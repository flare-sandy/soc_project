==> flow/design.v <==
module SA_control #(   
    parameter depth = 64
)
(
    input logic clk,
    input logic rst_n,
    input logic en,
    input logic [depth-1:0] start_addr_in_buffer,
    input logic [depth-1:0] len_in_buffer,
    output logic rd_in_buffer,
    output logic [depth-1:0] rd_addr_in_buffer,
    output logic en_SA,
    output logic [8:1][8:1] clc_SA,
    output logic [8:1] row_out_valid,
    output logic FLAG_finish,
    input logic [depth-1:0] start_addr_out_buffer,
    output logic wr_out_buffer,
    output logic [depth-1:0] wr_addr_out_buffer
);
localparam IDLE      = 3'd0;
localparam DATAIN    = 3'd1;  
localparam DATAOUT   = 3'd2;   
localparam FINISH    = 3'd3;   
reg [5:0] state;
reg [3:0] out_counter;
always_ff @(posedge clk) begin
    if(!rst_n) begin
        state <= IDLE;
        out_counter <= 0;
        rd_in_buffer <= 1'b0;
        rd_addr_in_buffer <= {depth{1'b0}};
        en_SA <= 1'b0;
        clc_SA <= 64'b0;
        row_out_valid <= 8'b0000_0000;
        FLAG_finish <= 1'b0;
        wr_out_buffer <= 1'b0;
        wr_addr_out_buffer <= {depth{1'b0}};
    end
    else if(en) begin
        case (state)
            IDLE: begin
                state <= DATAIN;
                out_counter <= 0;
                rd_in_buffer <= 1'b1;
                rd_addr_in_buffer <= start_addr_in_buffer;
                en_SA <= 1'b1;
                clc_SA <= 64'b0;
                row_out_valid <= 8'b0000_0000;
                FLAG_finish <= 1'b0;
                wr_out_buffer <= 1'b0;
                wr_addr_out_buffer <= {depth{1'b0}};
            end
            DATAIN: begin  
                if (rd_addr_in_buffer == start_addr_in_buffer + len_in_buffer) begin
                    state <= DATAOUT;
                    rd_in_buffer <= 1'b0;
                    rd_addr_in_buffer <= {depth{1'b0}};
                end
                else begin 
                    state <= DATAIN;
                    rd_in_buffer <= 1'b1;
                    rd_addr_in_buffer <= rd_addr_in_buffer + 1'b1;
                end
                out_counter <= 0;
                en_SA <= 1'b1;
                clc_SA <= 64'b0;
                row_out_valid <= 8'b0000_0000;
                FLAG_finish <= 1'b0;
                wr_out_buffer <= 1'b0;
                wr_addr_out_buffer <= {depth{1'b0}};
            end
            DATAOUT: begin   
                out_counter <= out_counter + 1'b1;
                rd_in_buffer <= 1'b0;
                rd_addr_in_buffer <= {depth{1'b0}};
                en_SA <= 1'b1;
                FLAG_finish <= 1'b0;
                case (out_counter)
                    4'b0000: begin
                        state <= DATAOUT;
                        clc_SA <= {{1'b1}, {63{1'b0}}};
                        row_out_valid <= 8'b0000_0000;
                        wr_out_buffer <= 1'b0;
                        wr_addr_out_buffer <= {depth{1'b0}};
                    end
                    4'b0001: begin
                        state <= DATAOUT;
                        clc_SA <= {{1'b0}, {1'b1}, {6{1'b0}}, {1'b1}, {55{1'b0}}};
                        row_out_valid <= 8'b0000_0000;
                        wr_out_buffer <= 1'b0;
                        wr_addr_out_buffer <= {depth{1'b0}};
                    end
                    4'b0010: begin
                        state <= DATAOUT;
                        clc_SA <= {{2{1'b0}}, {1'b1}, {6{1'b0}}, {1'b1}, {6{1'b0}}, {1'b1}, {47{1'b0}}};
                        row_out_valid <= 8'b0000_0000;
                        wr_out_buffer <= 1'b0;
                        wr_addr_out_buffer <= {depth{1'b0}};
                    end
                    4'b0011: begin
                        state <= DATAOUT;
                        clc_SA <= {{3{1'b0}}, {1'b1}, {6{1'b0}}, {1'b1}, {6{1'b0}}, {1'b1}, {6{1'b0}}, {1'b1}, {39{1'b0}}};
                        row_out_valid <= 8'b0000_0000;
                        wr_out_buffer <= 1'b0;
                        wr_addr_out_buffer <= {depth{1'b0}};
                    end
                    4'b0100: begin
                        state <= DATAOUT;
                        clc_SA <= {{4{1'b0}}, {1'b1}, {6{1'b0}}, {1'b1}, {6{1'b0}}, {1'b1}, {6{1'b0}}, {1'b1}, {6{1'b0}}, {1'b1}, {31{1'b0}}};
                        row_out_valid <= 8'b0000_0000;
                        wr_out_buffer <= 1'b0;
                        wr_addr_out_buffer <= {depth{1'b0}};
                    end
                    4'b0101: begin
                        state <= DATAOUT;
                        clc_SA <= {{5{1'b0}}, {1'b1}, {6{1'b0}}, {1'b1}, {6{1'b0}}, {1'b1}, {6{1'b0}}, {1'b1}, {6{1'b0}}, {1'b1}, {6{1'b0}}, {1'b1}, {23{1'b0}}};
                        row_out_valid <= 8'b0000_0000;
                        wr_out_buffer <= 1'b0;
                        wr_addr_out_buffer <= {depth{1'b0}};
                    end                    
                    4'b0110: begin
                        state <= DATAOUT;
                        clc_SA <= {{6{1'b0}}, {1'b1}, {6{1'b0}}, {1'b1}, {6{1'b0}}, {1'b1}, {6{1'b0}}, {1'b1}, {6{1'b0}}, {1'b1}, {6{1'b0}}, {1'b1}, {6{1'b0}}, {1'b1}, {15{1'b0}}};
                        row_out_valid <= 8'b0000_0000;
                        wr_out_buffer <= 1'b0;
                        wr_addr_out_buffer <= {depth{1'b0}};
                    end  
                    4'b0111: begin
                        state <= DATAOUT;
                        clc_SA <= {{7{1'b0}}, {1'b1}, {6{1'b0}}, {1'b1}, {6{1'b0}}, {1'b1}, {6{1'b0}}, {1'b1}, {6{1'b0}}, {1'b1}, {6{1'b0}}, {1'b1}, {6{1'b0}}, {1'b1}, {6{1'b0}}, {1'b1}, {7{1'b0}}};
                        row_out_valid <= 8'b1000_0000;
                        wr_out_buffer <= 1'b1;
                        wr_addr_out_buffer <= start_addr_out_buffer;
                    end  
                    4'b1000: begin
                        state <= DATAOUT;
                        clc_SA <= {{15{1'b0}}, {1'b1}, {6{1'b0}}, {1'b1}, {6{1'b0}}, {1'b1}, {6{1'b0}}, {1'b1}, {6{1'b0}}, {1'b1}, {6{1'b0}}, {1'b1}, {6{1'b0}}, {1'b1}, {6{1'b0}}};
                        row_out_valid <= 8'b0100_0000;
                        wr_out_buffer <= 1'b1;
                        wr_addr_out_buffer <= wr_addr_out_buffer + 1'b1;
                    end  
                    4'b1001: begin
                        state <= DATAOUT;
                        clc_SA <= {{23{1'b0}}, {1'b1}, {6{1'b0}}, {1'b1}, {6{1'b0}}, {1'b1}, {6{1'b0}}, {1'b1}, {6{1'b0}}, {1'b1}, {6{1'b0}}, {1'b1}, {5{1'b0}}};
                        row_out_valid <= 8'b0010_0000;
                        wr_out_buffer <= 1'b1;
                        wr_addr_out_buffer <= wr_addr_out_buffer + 1'b1;
                    end  
                    4'b1010: begin
                        state <= DATAOUT;
                        clc_SA <= {{31{1'b0}}, {1'b1}, {6{1'b0}}, {1'b1}, {6{1'b0}}, {1'b1}, {6{1'b0}}, {1'b1}, {6{1'b0}}, {1'b1}, {4{1'b0}}};
                        row_out_valid <= 8'b0001_0000;
                        wr_out_buffer <= 1'b1;
                        wr_addr_out_buffer <= wr_addr_out_buffer + 1'b1;
                    end
                    4'b1011: begin
                        state <= DATAOUT;
                        clc_SA <= {{39{1'b0}}, {1'b1}, {6{1'b0}}, {1'b1}, {6{1'b0}}, {1'b1}, {6{1'b0}}, {1'b1}, {3{1'b0}}};
                        row_out_valid <= 8'b0000_1000;
                        wr_out_buffer <= 1'b1;
                        wr_addr_out_buffer <= wr_addr_out_buffer + 1'b1;
                    end  
                    4'b1100: begin
                        state <= DATAOUT;
                        clc_SA <= {{47{1'b0}}, {1'b1}, {6{1'b0}}, {1'b1}, {6{1'b0}}, {1'b1}, {2{1'b0}}};
                        row_out_valid <= 8'b0000_0100;
                        wr_out_buffer <= 1'b1;
                        wr_addr_out_buffer <= wr_addr_out_buffer + 1'b1;
                    end  
                    4'b1101: begin
                        state <= DATAOUT;
                        clc_SA <= {{55{1'b0}}, {1'b1}, {6{1'b0}}, {1'b1}, {1'b0}};
                        row_out_valid <= 8'b0000_0010;
                        wr_out_buffer <= 1'b1;
                        wr_addr_out_buffer <= wr_addr_out_buffer + 1'b1;
                    end  
                    4'b1110: begin
                        state <= DATAOUT;
                        clc_SA <= {{63{1'b0}}, {1'b1}};
                        row_out_valid <= 8'b0000_0001;
                        wr_out_buffer <= 1'b1;
                        wr_addr_out_buffer <= wr_addr_out_buffer + 1'b1;
                    end  
                    4'b1111: begin
                        state <= FINISH;
                        clc_SA <= {64{1'b0}};
                        row_out_valid <= 8'b0000_0000;
                        wr_out_buffer <= 1'b0;
                        wr_addr_out_buffer <= {depth{1'b0}};
                    end  
                    default: begin
                        state <= DATAOUT;
                        clc_SA <= {64{1'b0}};
                        row_out_valid <= 8'b0000_0000;
                        wr_out_buffer <= 1'b0;
                        wr_addr_out_buffer <= {depth{1'b0}};
                    end
                endcase
            end
            FINISH: begin
                state <= IDLE;
                out_counter <= 0;
                rd_in_buffer <= 1'b1;
                rd_addr_in_buffer <= {depth{1'b0}};
                en_SA <= 1'b1;
                clc_SA <= 64'b0;
                row_out_valid <= 8'b0;
                FLAG_finish <= 1'b1;
                wr_out_buffer <= 1'b0;
                wr_addr_out_buffer <= {depth{1'b0}};
            end
            default: begin
                state <= DATAIN;
                out_counter <= 0;
                rd_in_buffer <= 1'b1;
                rd_addr_in_buffer <= start_addr_in_buffer;
                en_SA <= 1'b1;
                clc_SA <= 64'b0;
                FLAG_finish <= 1'b0;
                wr_out_buffer <= 1'b0;
                wr_addr_out_buffer <= {depth{1'b0}};
            end
        endcase
    end
end
endmodule
# ---- Reports on SA_control
# The steps from the RTL of SA_control to its reports follow in flow order.
# Lines are those of the file above, counted from 1.
# Operators carry their Yosys type and port widths (W data, S select, Z words).
# Cell names lack the library's common part.
# A cell with - has no value.
dict set report setup {
  top {SA_control}
  clock_port {clk}
  cell_library {sky130hd}
  pvt_corner {tt_025C_1v80}
}

# ---- After elaboration
# Source: Yosys, flattened and elaborated, memories not mapped. Widths are those after wreduce. Registers that Yosys merges into a memory's read port (data or address) are not register bits. Print and check cells do not count. Equal cells are merged and count once.
dict set report word_totals {
  elab_cells 60
  out_inout_bits 204
  register_bits 214
}
dict set report classes {
  n_reduce_logical 10
  eq_ne 19
  n_mux 17
  addsub 4
}
# cell n
set ops {}
lappend ops {{$pmux W64 S16} 1}
lappend ops {{$pmux W64 S3} 1}
lappend ops {{$mux W64} 3}
lappend ops {{$add A64 B1 Y64 const B} 2}
lappend ops {{$pmux W64 S2} 1}
lappend ops {{$pmux W8 S9} 1}
lappend ops {{$add A64 B64 Y64} 1}
lappend ops {{$eq A64 B64 Y1} 1}
lappend ops {{$eq A4 B4 Y1 const B} 8}
lappend ops {{$pmux W6 S3} 1}
lappend ops {{$eq A4 B3 Y1 const B} 4}
lappend ops {{$reduce_or A8 Y1} 2}
lappend ops {{$pmux W8 S2} 1}
lappend ops {{$reduce_or A15 Y1} 1}
lappend ops {{$eq A6 B2 Y1 const B} 2}
lappend ops {{$pmux W6 S2} 1}
lappend ops {{$eq A4 B2 Y1 const B} 2}
lappend ops {{$reduce_or A7 Y1} 1}
lappend ops {{$eq A6 B1 Y1 const B} 1}
lappend ops {{$logic_not A6 Y1} 1}
lappend ops {{$add A4 B1 Y4 const B} 1}
lappend ops {{$eq A4 B1 Y1 const B} 1}
lappend ops {{$logic_not A4 Y1} 1}
lappend ops {{$mux W4} 1}
lappend ops {{$pmux W1 S2} 2}
lappend ops {{$reduce_or A3 Y1} 1}
lappend ops {{$mux W1} 3}
lappend ops {{$reduce_and A2 Y1} 1}
# Not listed: further kinds 3, cells in them 3.

# ---- Logic depth
# Longest topological path by Yosys (ltp), each cell counted once; first at word level (registers and memories cut), then after technology mapping (sequential cells cut; the memories' decode and read muxes count).
dict set report depth {
  depth_word 4
  abc_area 0
  depth_mapped 15
  depth_no_buf 14
}

# ---- Mapped cells and area
# Source: synth_stat.txt of the flow (Yosys; design flattened, memories mapped). It holds for the ABC_AREA given above (unset counts as 0); a run with the other value may have another netlist.
dict set report mapped {
  area_mm2 0.0149794
  flip_flops 163
  seq_area_mm2 0.0032631
  stdcells 2131
}
# type n
set by_type {}
lappend by_type {dfxtp_1 163}
lappend by_type {o21ai_0 231}
lappend by_type {nand2_1 271}
lappend by_type {ha_1 69}
lappend by_type {a21oi_1 155}
lappend by_type {nor2_1 184}
lappend by_type {xnor2_1 67}
lappend by_type {a22oi_1 77}
lappend by_type {nand4_1 66}
lappend by_type {nand3_1 79}
lappend by_type {buf_4 49}
lappend by_type {xor2_1 40}
lappend by_type {clkbuf_1 85}
lappend by_type {nor3_1 53}
lappend by_type {and3_1 38}
lappend by_type {nor4_1 33}
lappend by_type {o211ai_1 22}
lappend by_type {inv_1 43}
# Other cell types: 68; their cells: 406.

# ---- Timing after synthesis
# OpenSTA on the mapped netlist: ideal clock, no wires. The path of least setup slack (recovery checks aside). Input and output delay are each 20% of the period. Register names are those of the netlist, which keeps one name where synthesis merged equal registers.
dict set report synth_path {
  path_type {in2reg}
  start {in start_addr_in_buffer[0]}
  end {reg rd_addr_in_buffer[28]}
  t_first_pin_ns 1.028
  path_slack_ns 0.731
  setup_ns 0.127
  path_stages 14
  arrival_ns 4.282
  n_path_buf 0
  clock_period_ns 5.14
  delay_ns 3.381
  period_less_setup_slack_ns 4.409
}
# "delay_ns" = arrival - input delay + setup time.
# "path_stages": output pins that drive a net of the path, with the launching flip-flop's if there is one; two outputs of one cell count as two.
# "period_less_setup_slack_ns" is the clock period less the worst setup slack; recovery checks do not enter. This is arithmetic on one report: input and output delays are still those of the set period (20% each).
# The rows between start and end are the longest chain of elaborated cells between them; the timing report does not say that the signal goes this way. Where chains are equally long, one stands for them.
# Each line given opens the expression or statement behind the cell; cells for indexed reads and writes are added by Yosys, which also makes memories of some case tables.
# At most two assigning lines are given for a register; there are more.
dict set report synth_between {
  cell_sequence {ha_1 -> fa_1 -> nand3_2 -> a32oi_2 -> a21oi_1 -> o22ai_2 -> o21ai_1 -> o21bai_1 -> mux2i_1 -> or4_1 -> nor4_4 -> a31oi_2 -> and4_1 -> or3_1}
  elab_chain_len 4
  cone_cells 4
  cone_lines 2
  cone_classes {add/sub: 1; eq/ne: 1; mux: 2}
}
# element line_no
set synth_lines {}
lappend synth_lines {{start, declared} 8} ;# input logic [depth-1:0] start_addr_in_buffer,
lappend synth_lines {{$add A64 B64 Y64} 54} ;# if (rd_addr_in_buffer == start_addr_in_buffer + len_in_buffer) begin
lappend synth_lines {{$eq A64 B64 Y1} 54}
lappend synth_lines {{$mux W64} 54}
lappend synth_lines {{$pmux W64 S2} 40} ;# case (state)
lappend synth_lines {{end, assigned} 45} ;# rd_addr_in_buffer <= start_addr_in_buffer;
lappend synth_lines {{end, assigned} 62} ;# rd_addr_in_buffer <= rd_addr_in_buffer + 1'b1;
lappend synth_lines {{end, declared} 11} ;# output logic [depth-1:0] rd_addr_in_buffer,

# ---- Timing after layout
# From the final timing report of run 1: the path of least setup slack in the routed layout; clock arrival at registers is part of the times.
dict set report layout_path {
  path_type {in2reg}
  start {in start_addr_in_buffer[15]}
  end {reg rd_addr_in_buffer[29]}
  n_path_buf 6
  path_slack_ns -0.89
  setup_ns 0.10
  path_stages 19
  t_first_pin_ns 0.65
  arrival_ns 4.50
  clock_period_ns 3.27
}
# The rows between start and end are the longest chain of elaborated cells between them; the timing report does not say that the signal goes this way. Where chains are equally long, one stands for them.
# At most two assigning lines are given for a register; there are more.
dict set report layout_between {
  cell_sequence {clkdlybuf4s15_1 -> ha_4 -> buf_12 -> nand4_1 -> nor2_4 -> nand3_1 -> and3_4 -> a31oi_4 -> a21oi_2 -> mux2i_1 -> or4_4 -> nor4_4 -> buf_4 -> a311o_2 -> buf_12 -> buf_8 -> buf_6 -> nor3_1 -> a211o_1}
  elab_chain_len 4
  cone_cells 4
  cone_lines 2
  cone_classes {add/sub: 1; eq/ne: 1; mux: 2}
}
# element line_no
set layout_lines {}
lappend layout_lines {{start, declared} 8} ;# input logic [depth-1:0] start_addr_in_buffer,
lappend layout_lines {{$add A64 B64 Y64} 54} ;# if (rd_addr_in_buffer == start_addr_in_buffer + len_in_buffer) begin
lappend layout_lines {{$eq A64 B64 Y1} 54}
lappend layout_lines {{$mux W64} 54}
lappend layout_lines {{$pmux W64 S2} 40} ;# case (state)
lappend layout_lines {{end, assigned} 45} ;# rd_addr_in_buffer <= start_addr_in_buffer;
lappend layout_lines {{end, assigned} 62} ;# rd_addr_in_buffer <= rd_addr_in_buffer + 1'b1;
lappend layout_lines {{end, declared} 11} ;# output logic [depth-1:0] rd_addr_in_buffer,

Ticket comment

Record of 2 stored runs of the RTL-to-layout flow on SA_control, platform sky130hd. The runs are unordered. Constraints: input delay and output delay 20% of the set period each, output load 0.01 pF.
"timing.worst_path_ns": the worst setup path's part of the clock period (all of it between registers, 20% less for each end at a port) less its slack. A launch clock that arrives late makes it longer, a capture clock that arrives late makes it shorter.
"total_power_mw" rests on the timing tool's default activity at the inputs, not on a simulated workload.

[flow] run 1: files
==> flow/run.sh <==
#!/bin/bash
# the make line also repeats the synthesis and layout settings of config.mk as NAME=value (left out here)
make -C /OpenROAD-flow-scripts/flow DESIGN_CONFIG=/design/flow/config.mk WORK_HOME=/design/flow/orfs CLKGATE_MAP_FILE= finish
==> flow/config.mk <==
export PLATFORM = sky130hd
export DESIGN_NAME = SA_control
export DESIGN_NICKNAME = SA_control
export VERILOG_FILES = /design/flow/design.v
export SDC_FILE = /design/flow/constraint.sdc
export NUM_CORES = 4
export LEC_CHECK = 0
export CAP_MARGIN = 20
export CORE_MARGIN = 2
export CORE_UTILIZATION = 36
export MIN_ROUTING_LAYER = met1
export PLACE_DENSITY_LB_ADDON = 0.14
export SLEW_MARGIN = 20
export TNS_END_PERCENT = 45
==> flow/constraint.sdc <==
create_clock -name core_clock -period 3.27 [get_ports {clk}]
set_input_delay 0.6540 -clock core_clock [delete_from_list [all_inputs] [get_ports {clk}]]
set_output_delay 0.6540 -clock core_clock [all_outputs]
set_load 0.01 [all_outputs]

[flow] run 1: metrics
[metrics] synth_area_mm2 = 0.0149794
[metrics] final_die_area_mm2 = 0.0432578
[metrics] post_route_stdcell_area_mm2 = 0.0273863
[metrics] setup_worst_slack_ns = -0.894
[metrics] timing.setup.tns_ns = -52.938
[metrics] worst_hold_slack_ns = 0.480
[metrics] total_power_mw = 8.354
[metrics] timing.worst_path_ns = 3.51
[metrics] timing.worst_path_kind = in2reg

[flow] run 2: files
==> flow/run.sh <==
#!/bin/bash
# the make line also repeats the synthesis and layout settings of config.mk as NAME=value (left out here)
make -C /OpenROAD-flow-scripts/flow DESIGN_CONFIG=/design/flow/config.mk WORK_HOME=/design/flow/orfs CLKGATE_MAP_FILE= finish
==> flow/config.mk <==
export PLATFORM = sky130hd
export DESIGN_NAME = SA_control
export DESIGN_NICKNAME = SA_control
export VERILOG_FILES = /design/flow/design.v
export SDC_FILE = /design/flow/constraint.sdc
export NUM_CORES = 4
export LEC_CHECK = 0
export CAP_MARGIN = 0
export CELL_PAD_IN_SITES_GLOBAL_PLACEMENT = 1
export CORE_MARGIN = 2
export CORE_UTILIZATION = 47
export CTS_CLUSTER_SIZE = 18
export GPL_ROUTABILITY_DRIVEN = 0
export HOLD_SLACK_MARGIN = 0.07
export PLACE_DENSITY = 0.54
export SLEW_MARGIN = 20
==> flow/constraint.sdc <==
create_clock -name core_clock -period 5.14 [get_ports {clk}]
set_input_delay 1.0280 -clock core_clock [delete_from_list [all_inputs] [get_ports {clk}]]
set_output_delay 1.0280 -clock core_clock [all_outputs]
set_load 0.01 [all_outputs]

[flow] run 2: metrics
[metrics] synth_area_mm2 = 0.0149794
[metrics] final_die_area_mm2 = 0.0333154
[metrics] post_route_stdcell_area_mm2 = 0.0220637
[metrics] setup_worst_slack_ns = 0.073
[metrics] timing.setup.tns_ns = 0.000
[metrics] worst_hold_slack_ns = 0.452
[metrics] total_power_mw = 4.590
[metrics] timing.worst_path_ns = 4.04
[metrics] timing.worst_path_kind = in2reg
