==> flow/design.v <==
module shift_array #(
    parameter N = 8
) (
    input clk,
    input rst_n,
    input logic [N-1:0] [7:0] data_in,  
    input logic ren_n,
    output logic [N-1:0] [7:0]  data_out
);
    logic ren_n_r;
    always_ff @ (posedge clk) begin
        ren_n_r <= ren_n;
    end
    assign data_out[0] = (ren_n_r) ? 0:data_in[0];
    generate
        for (genvar i=1;i<N;i++) begin
            shift_register #(.LEN(i))
            u_shift_reg (
                .clk(clk),
                .rst_n(rst_n),
                .din(data_in[i]),
                .ren_n(ren_n_r),
                .dout(data_out[i])
            );
        end
    endgenerate
endmodule
module shift_register #(
    parameter LEN = 4
)(
    input clk,
    input rst_n,
    input [7:0] din,
    input logic ren_n,
    output logic [7:0] dout
);
    logic [7:0] shift_reg [0:LEN-1];
    always_ff @(posedge clk) begin
        for (int i=0;i<LEN;i++) begin
            if (i==0) begin
                if (!rst_n) begin
                    shift_reg[i] <= 0;
                end
                else begin
                    if (ren_n) begin
                        shift_reg[i] <= 0;
                    end
                    else begin
                        shift_reg[i] <= din;
                    end
                end
            end
            else begin
                if (!rst_n) begin
                    shift_reg[i] <= 0;
                end
                else begin
                    shift_reg[i] <= shift_reg[i-1];
                end
            end
        end
    end
    assign dout = shift_reg[LEN-1];
endmodule
* Step by step through the tools: shift_array *
The steps from the RTL of shift_array to its reports follow in flow order.
Line numbers count from 1 in the design file above.
Operators: Yosys type, input widths -> output width; for muxes data width and select width s.
Library cell names are shortened.
A cell with - has no value.

inputs
  top module = shift_array
  clock input = clk
  library = sky130hd
  timing corner = tt_025C_1v80

* Word level *
Yosys after proc, flatten, opt, wreduce and memory -nomap, before mapping. Enables and synchronous resets that opt folds into registers are not counted as muxes. Print and check cells are not counted. Equal cells are merged and count once.

storage and ports
  cells after elaboration = 32
  bits in registers = 225
  bits of input ports = 67
  output and inout bits = 64

operators by class
  multiplexer cells = 1
  bitwise gates (word level) = 1
  reduce/logical cells = 1

operators by type and width
  operator         count
  $mux 8           1
  $reduce_or 2->1  1
  $not 1->1        1

* Logic depth *
Longest topological path by Yosys (ltp), each cell counted once; first at word level (registers and memories cut), then after technology mapping (sequential cells cut; the memories' decode and read muxes count).

depth
  word-level depth = 2
  ABC_AREA = 0
  depth in mapped cells = 3
  gate-level depth less buffers = 1

* After synthesis *
The flow's flattened synthesis, as Yosys stat reports it; memories are mapped. The netlist is that of the ABC_AREA named above (0 if unset); the other value can give another one.

cells by type
  type      count  total area (um^2)
  dfxtp_1   225    4504.32
  and2_1    168    1.05E+03
  and3b_1   56     490.47
  buf_6     12     135.13
  buf_8     6      90.086
  buf_2     8      40.038
  and2b_1   4      30.029
  nor2b_1   4      25.024
  clkbuf_1  4      15.014

synthesis totals
  standard cells after synthesis = 487
  mapped area = 6381.1 um^2
  flip-flops = 225
  buffer cells = 30
  area of sequential cells = 4504.3 um^2

By module: a second synthesis without flattening, with its own total; a netlist apart from the flattened one above.

unflattened totals
  cell total of the unflattened synthesis = 478
  area total of the unflattened synthesis = 6294.8 um^2

Each row is one instance without its submodules.

by module
  module                  area (um^2)  seq. area (um^2)  instances  cells
  shift_register (LEN=7)  1541.5       1121.1            1          118
  shift_register (LEN=6)  1351.3       960.9             1          101
  shift_register (LEN=5)  1093.5       800.8             1          84
  shift_register (LEN=4)  878.3        640.6             1          67
  shift_register (LEN=3)  663.1        480.5             1          50
  shift_register (LEN=2)  466.7        320.3             1          33
  shift_register (LEN=1)  230.2        160.2             1          16
  shift_array             70.1         20.0              1          9

* Timing after synthesis *
OpenSTA on the mapped netlist: ideal clock, no wires. The path of least setup slack (recovery checks aside). Input and output delay are each 20% of the period. Register names are those of the netlist, which keeps one name where synthesis merged equal registers.

timing path after synthesis
  path type = reg2out
  start = register ren_n_r
  end = output data_out
  output delay = 0.232 ns
  time at the first pin = 0.000 ns
  stages = 3
  period = 1.16 ns
  path buffers = 1
  required time = 0.928 ns
  path slack = 0.053 ns
  data arrival time = 0.875 ns
  path delay = 0.875 ns
  synthesis period reached = 1.107 ns

"path delay" is the arrival time less input delay plus setup time.
A path that ends at an output port has no setup time.
"stages": output pins that drive a net of the path, with the launching flip-flop's if there is one; two outputs of one cell count as two.
"synthesis period reached" = period - worst setup slack (recovery checks aside). The figure is calculated, with input and output delays left at 20% of the set period.
An end named without its bit number is one bit of that signal or, where synthesis recoded a state register, one of its new flip-flops.
The rows between start and end are the longest chain of elaborated cells between them; the timing report does not say that the signal goes this way. Where chains are equally long, one stands for them.
Each line given opens the expression or statement behind the cell; cells for indexed reads and writes are added by Yosys, which also makes memories of some case tables.

between the ends, after synthesis
  path through = dfxtp_1 clkbuf_1 and2b_1
  length of the longest elaborated chain = 1
  elaborated cells on any way between the ends = 1
  RTL lines with such cells = 1
  classes of those cells = 1 x mux

RTL lines, path after synthesis
  element          RTL line  text
  start, declared  10        logic ren_n_r;
  start, assigned  12        ren_n_r <= ren_n;
  $mux 8           14        assign data_out[0] = (ren_n_r) ? 0:data_in[0];
  end, declared    8         output logic [N-1:0] [7:0]  data_out

* Worst path after layout *
From the final timing report of record 1: the path of least setup slack in the routed layout; clock arrival at registers is part of the times.

timing path post-layout
  path type = reg2out
  start = register ren_n_r
  end = output data_out
  time at the first pin = 0.48 ns
  stages = 4
  data arrival time = 1.20 ns
  path buffers = 2
  period = 0.935 ns
  output delay = 0.19 ns
  path slack = -0.45 ns
  required time = 0.75 ns

An end named without its bit number is one bit of that signal or, where synthesis recoded a state register, one of its new flip-flops.
The rows between start and end are the longest chain of elaborated cells between them; the timing report does not say that the signal goes this way. Where chains are equally long, one stands for them.

between the ends, post-layout
  path through = dfxtp_4 buf_6 nor2b_1 buf_2
  length of the longest elaborated chain = 1
  elaborated cells on any way between the ends = 1
  RTL lines with such cells = 1
  classes of those cells = 1 x mux

RTL lines, path post-layout
  element          RTL line  text
  start, declared  10        logic ren_n_r;
  start, assigned  12        ren_n_r <= ren_n;
  $mux 8           14        assign data_out[0] = (ren_n_r) ? 0:data_in[0];
  end, declared    8         output logic [N-1:0] [7:0]  data_out

# Flow runs of shift_array

Top module shift_array; platform sky130hd; tools Yosys and OpenROAD; 2 stored runs in no particular order. Input and output delays are each 20% of the period that was set; the output load is 0.01 pF.
"clock period reached" is the run's clock period less its worst setup slack. It is reckoned from that one timing run; input and output delays stay at 20% of the period that was set.
"worst setup path time" means the part of the period allowed to the worst setup path (the constraints hold back 20% at inputs and 20% at outputs) less its slack; where the path has registers, the arrival times of their clocks count too.
By "total design power" is meant OpenSTA's value without simulated activity: inputs other than the clock are taken to toggle once in ten clock periods, and the tool carries that through the logic.
Settings: . = not set for that run.

setting or result                                         record 1  record 2
period_ns                                                 0.935     0.888
CAP_MARGIN                                                20        15
CORE_MARGIN                                               2         10
CORE_UTILIZATION                                          40        39
SLEW_MARGIN                                               20        30
SETUP_SLACK_MARGIN                                        .         0.11
PLACE_DENSITY_LB_ADDON                                    .         0.0
ABC_AREA                                                  .         0
GPL_TIMING_DRIVEN                                         .         1
CTS_CLUSTER_SIZE                                          .         93
MIN_ROUTING_LAYER                                         .         met2
worst setup path time (ns)                                1.20      1.22
worst setup path type                                     reg2out   reg2out
total design power (mW)                                   19.231    20.106
clock period reached (ns)                                 1.389     1.401
post-route worst hold slack (ns)                          0.243     0.167
setup slack of the worst path (ns)                        -0.454    -0.513
post-layout utilization                                   0.547     0.543
die area (um^2)                                           16979.4   21878.8
total negative slack (ns)                                 -25.855   -32.327
cell area after synthesis (um^2)                          6381.1    6381.1
area of the standard cells in the finished layout (um^2)  8592.0    8652.0
